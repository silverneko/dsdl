==> flow/design.v <==
module LCDDisplay(clk_i, func_i, data_i, en_o, func_o, data_o);
  input       clk_i;
  input [2:0] func_i;
  input [127:0] data_i;  
  reg   [7:0] data_c [0:31];
  output reg en_o;
  output [1:0] func_o;
  output [7:0] data_o;
  reg [1:0] func_o_0;
  reg [1:0] func_o_1;
  assign func_o = func_o_0 | func_o_1;
  reg [7:0] data_o_0;
  reg [7:0] data_o_1;
  assign data_o = data_o_0 | data_o_1;
  integer   i;
  reg       state;
  reg [1:0] lcd_clr_state;
  integer   lcd_clr_cyc;
  reg [2:0] lcd_wrt_state;
  integer   lcd_wrt_cyc;
  reg [6:0] ddram_addr;
  integer   cursor_pos;
  initial begin
    state = 1'b1;
    for (i = 0; i < 31; i = i + 1) begin
      data_c[i] = 8'b00100000;
    end
    en_o = 0;
    func_o_0 = 2'b00;
    func_o_1 = 2'b00;
    data_o_0 = 8'b0;
    data_o_1 = 8'b0;
    lcd_clr_state = 2'b00;
    lcd_wrt_state = 3'b000;
    state = 1'b0;
  end
  always@(negedge clk_i) begin
    if (state == 1'b0) begin
      case (func_i)
        3'b100: begin
          for (i = 0; i < 31; i = i + 1) begin
            data_c[i] <= 8'b00100000;
          end
          lcd_clr_state <= 2'b01;
          state <= 1'b1;
        end
        3'b110: begin
          for (i = 0; i < 16; i = i + 1) begin
            data_c[i + 16] <= data_c[i];
          end
          data_c[0] <= data_i[7:0];
          data_c[1] <= data_i[15:8];
          data_c[2] <= data_i[23:16];
          data_c[3] <= data_i[31:24];
          data_c[4] <= data_i[39:32];
          data_c[5] <= data_i[47:40];
          data_c[6] <= data_i[55:48];
          data_c[7] <= data_i[63:56];
          data_c[8] <= data_i[71:64];
          data_c[9] <= data_i[79:72];
          data_c[10] <= data_i[87:80];
          data_c[11] <= data_i[95:88];
          data_c[12] <= data_i[103:96];
          data_c[13] <= data_i[111:104];
          data_c[14] <= data_i[119:112];
          data_c[15] <= data_i[127:120];
          cursor_pos <= 0;
          ddram_addr <= 7'b0000000;
          lcd_wrt_state <= 3'b001;
          state <= 1'b1;
        end
      endcase
    end else begin
      case (lcd_clr_state)
        2'b00: begin
        end
        2'b01: begin
          en_o <= 1;
          func_o_0 <= 2'b00;
          data_o_0 <= 8'b00000001;
          lcd_clr_state <= 2'b10;
          lcd_clr_cyc <= 0;
        end
        2'b10: begin
          if (lcd_clr_cyc != 8000) begin
            if (lcd_clr_cyc == 20) begin
              en_o <= 0;
            end
            lcd_clr_cyc <= lcd_clr_cyc + 1;
          end else begin
			data_o_0 <= 8'b0;
			func_o_0 <= 2'b00;
            lcd_clr_state <= 2'b00;
            state <= 1'b0;
          end
        end
      endcase
      case (lcd_wrt_state)
        3'b000: begin
        end
        3'b001: begin
          if (ddram_addr == 7'h50) begin
			data_o_1 <= 8'b0;
			func_o_1 <= 2'b00;
            lcd_wrt_state <= 3'b000;
            state <= 1'b0;
          end else begin
			en_o <= 1;
            func_o_1 <= 2'b00;
            data_o_1 <= {1'b1, ddram_addr};
            if (ddram_addr == 7'h0F) begin
              ddram_addr <= 7'h40;
            end else begin
              ddram_addr <= ddram_addr + 7'b1;
            end
            lcd_wrt_state <= 3'b010;
            lcd_wrt_cyc <= 0;
          end
        end
        3'b010: begin
          if (lcd_wrt_cyc != 250) begin
            if (lcd_wrt_cyc == 20) begin
              en_o <= 0;
            end
            lcd_wrt_cyc <= lcd_wrt_cyc + 1;
          end else begin
            lcd_wrt_state <= 3'b011;
          end
        end
        3'b011: begin
		  en_o <= 1;
          func_o_1 <= 2'b10;
          data_o_1 <= data_c[cursor_pos];
          cursor_pos <= cursor_pos + 1;
          lcd_wrt_state <= 3'b100;
          lcd_wrt_cyc <= 0;
        end
        3'b100: begin
          if (lcd_wrt_cyc != 250) begin
            if (lcd_wrt_cyc == 20) begin
              en_o <= 0;
            end
            lcd_wrt_cyc <= lcd_wrt_cyc + 1;
          end else begin
            lcd_wrt_state <= 3'b001;
          end
        end
      endcase
    end
  end
endmodule
# Step by step through the tools: LCDDisplay
# The steps from the RTL of LCDDisplay to its reports follow in flow order.
# Line numbers count from 1 in the design file above.
# Operators carry their Yosys type and port widths (W data, S select, Z words).
# Cell names lack the library's common part.
# A cell with -- has no value.
# design
top	LCDDisplay
clock	clk_i
library	sky130hd
pvt_corner	tt_025C_1v80

# Elaborated design
# Counts by Yosys on the flattened word-level netlist (proc, flatten, opt, wreduce). Print and check cells are left out.
# word_totals
regBits	386
in_bits	132
output_inout_bits	11
# op_classes
n_addsub	4
n_eq	57
muxes	74
bitwise	3
reduce_logical	19
# op_table
operator	count
$pmux W8 S2	33
$pmux W8 S32	1
$mux W32	6
$add A32 B2 Y32 const B	3
$pmux W32 S3	1
$eq A5 B5 Y1 const B	16
$eq A32 B6 Y1 const B	2
$pmux W32 S2	1
$eq A5 B4 Y1 const B	8
$mux W7	5
$ne A32 B14 Y1 const B	1
$ne A32 B9 Y1 const B	1
$eq A5 B3 Y1 const B	4
$mux W8	2
$reduce_and A3 Y1	4
$pmux W3 S4	1
$pmux W2 S2	3
$mux W3	4
$mux W1	11
$reduce_bool A2 Y1	5
$eq A5 B2 Y1 const B	2
$eq A3 B3 Y1 const B	3
$ne A3 B3 Y1 const B	3
$ne A2 B2 Y1 const B	4
$reduce_and A2 Y1	4
$reduce_and A4 Y1	2
$or A8 B8 Y8	1
$mux W2	4
# Not listed: further kinds 18, cells in them 22.

# Longest topological paths
# Longest topological path by Yosys (ltp), each cell counted once; first at word level (registers and memories cut), then after technology mapping (sequential cells cut; the memories' decode and read muxes count).
# logic_depth
ltp_word	7
ABC_AREA	0
mapped_depth	12
depth_no_buf	8

# After synthesis
# Yosys stat after the flow's synthesis: flattened, memories mapped to cells. It holds for the ABC_AREA given above (unset counts as 0); a run with the other value may have another netlist.
# by_type
type	count
edfxtp_1	348
and2_1	226
nor2_1	94
mux2i_1	35
a22oi_1	40
xor2_1	29
nand3_1	50
xnor2_1	27
or2_2	35
nand2_1	51
ha_1	15
clkbuf_1	49
nand4_1	27
o21ai_0	26
a21oi_1	24
and3_1	18
inv_1	28
mux2_2	9
# Other cell types: 56; their cells: 225.
# synth_totals
cell_count	1356
mapped_area_um2	16857.4
sequential_area_um2	10470.0
ff_cells	349
buffers	82

==> runs of LCDDisplay <==
Below are 2 stored runs of the flow (Yosys, OpenROAD; platform sky130hd) on LCDDisplay, each with its settings and what was measured, unordered. Constraints: input delay and output delay 20% of the set period each, output load 0.01 pF.
By "power_total_uw" is meant OpenSTA's value without simulated activity: inputs other than the clock are taken to toggle once in ten clock periods, and the tool carries that through the logic.

Flow run 1, flow files:
==> flow/run.sh <==
#!/bin/bash
# the make line also repeats the synthesis and layout settings of config.mk as NAME=value (left out here)
make -C /OpenROAD-flow-scripts/flow DESIGN_CONFIG=/design/flow/config.mk WORK_HOME=/design/flow/orfs CLKGATE_MAP_FILE= finish
==> flow/config.mk <==
export PLATFORM = sky130hd
export DESIGN_NAME = LCDDisplay
export DESIGN_NICKNAME = LCDDisplay
export VERILOG_FILES = /design/flow/design.v
export SDC_FILE = /design/flow/constraint.sdc
export NUM_CORES = 4
export LEC_CHECK = 0
export CAP_MARGIN = 20
export CORE_ASPECT_RATIO = 1.01
export CORE_MARGIN = 8
export CORE_UTILIZATION = 59
export CTS_CLUSTER_DIAMETER = 60
export CTS_CLUSTER_SIZE = 99
export PLACE_DENSITY = 0.76
export SETUP_SLACK_MARGIN = -2.0
export SLEW_MARGIN = 20
==> flow/constraint.sdc <==
create_clock -name core_clock -period 93.8 [get_ports {clk_i}]
set_input_delay 18.7600 -clock core_clock [delete_from_list [all_inputs] [get_ports {clk_i}]]
set_output_delay 18.7600 -clock core_clock [all_outputs]
set_load 0.01 [all_outputs]

==> results of flow run 1, as CSV <==
result,value
die_area_um2,34237.2
fin_tns_ps,0
final_stdcell_area_um2,20881.3
synth_chip_area_um2,16857.4
ws_setup_ps,25955
power_total_uw,514.1

Flow run 2, flow files:
==> flow/run.sh <==
#!/bin/bash
# the make line also repeats the synthesis and layout settings of config.mk as NAME=value (left out here)
make -C /OpenROAD-flow-scripts/flow DESIGN_CONFIG=/design/flow/config.mk WORK_HOME=/design/flow/orfs CLKGATE_MAP_FILE= finish
==> flow/config.mk <==
export PLATFORM = sky130hd
export DESIGN_NAME = LCDDisplay
export DESIGN_NICKNAME = LCDDisplay
export VERILOG_FILES = /design/flow/design.v
export SDC_FILE = /design/flow/constraint.sdc
export NUM_CORES = 4
export LEC_CHECK = 0
export ABC_AREA = 0
export CAP_MARGIN = 30
export CELL_PAD_IN_SITES_DETAIL_PLACEMENT = 2
export CELL_PAD_IN_SITES_GLOBAL_PLACEMENT = 3
export CORE_MARGIN = 2
export CORE_UTILIZATION = 57
export CTS_CLUSTER_DIAMETER = 85
export CTS_CLUSTER_SIZE = 67
export GPL_TIMING_DRIVEN = 0
export MIN_ROUTING_LAYER = met2
export PLACE_DENSITY = 0.84
export SETUP_SLACK_MARGIN = -2.0
export SLEW_MARGIN = 20
==> flow/constraint.sdc <==
create_clock -name core_clock -period 49.7 [get_ports {clk_i}]
set_input_delay 9.9400 -clock core_clock [delete_from_list [all_inputs] [get_ports {clk_i}]]
set_output_delay 9.9400 -clock core_clock [all_outputs]
set_load 0.01 [all_outputs]

Flow run 2: stopped before the end: placement reported GPL-0301
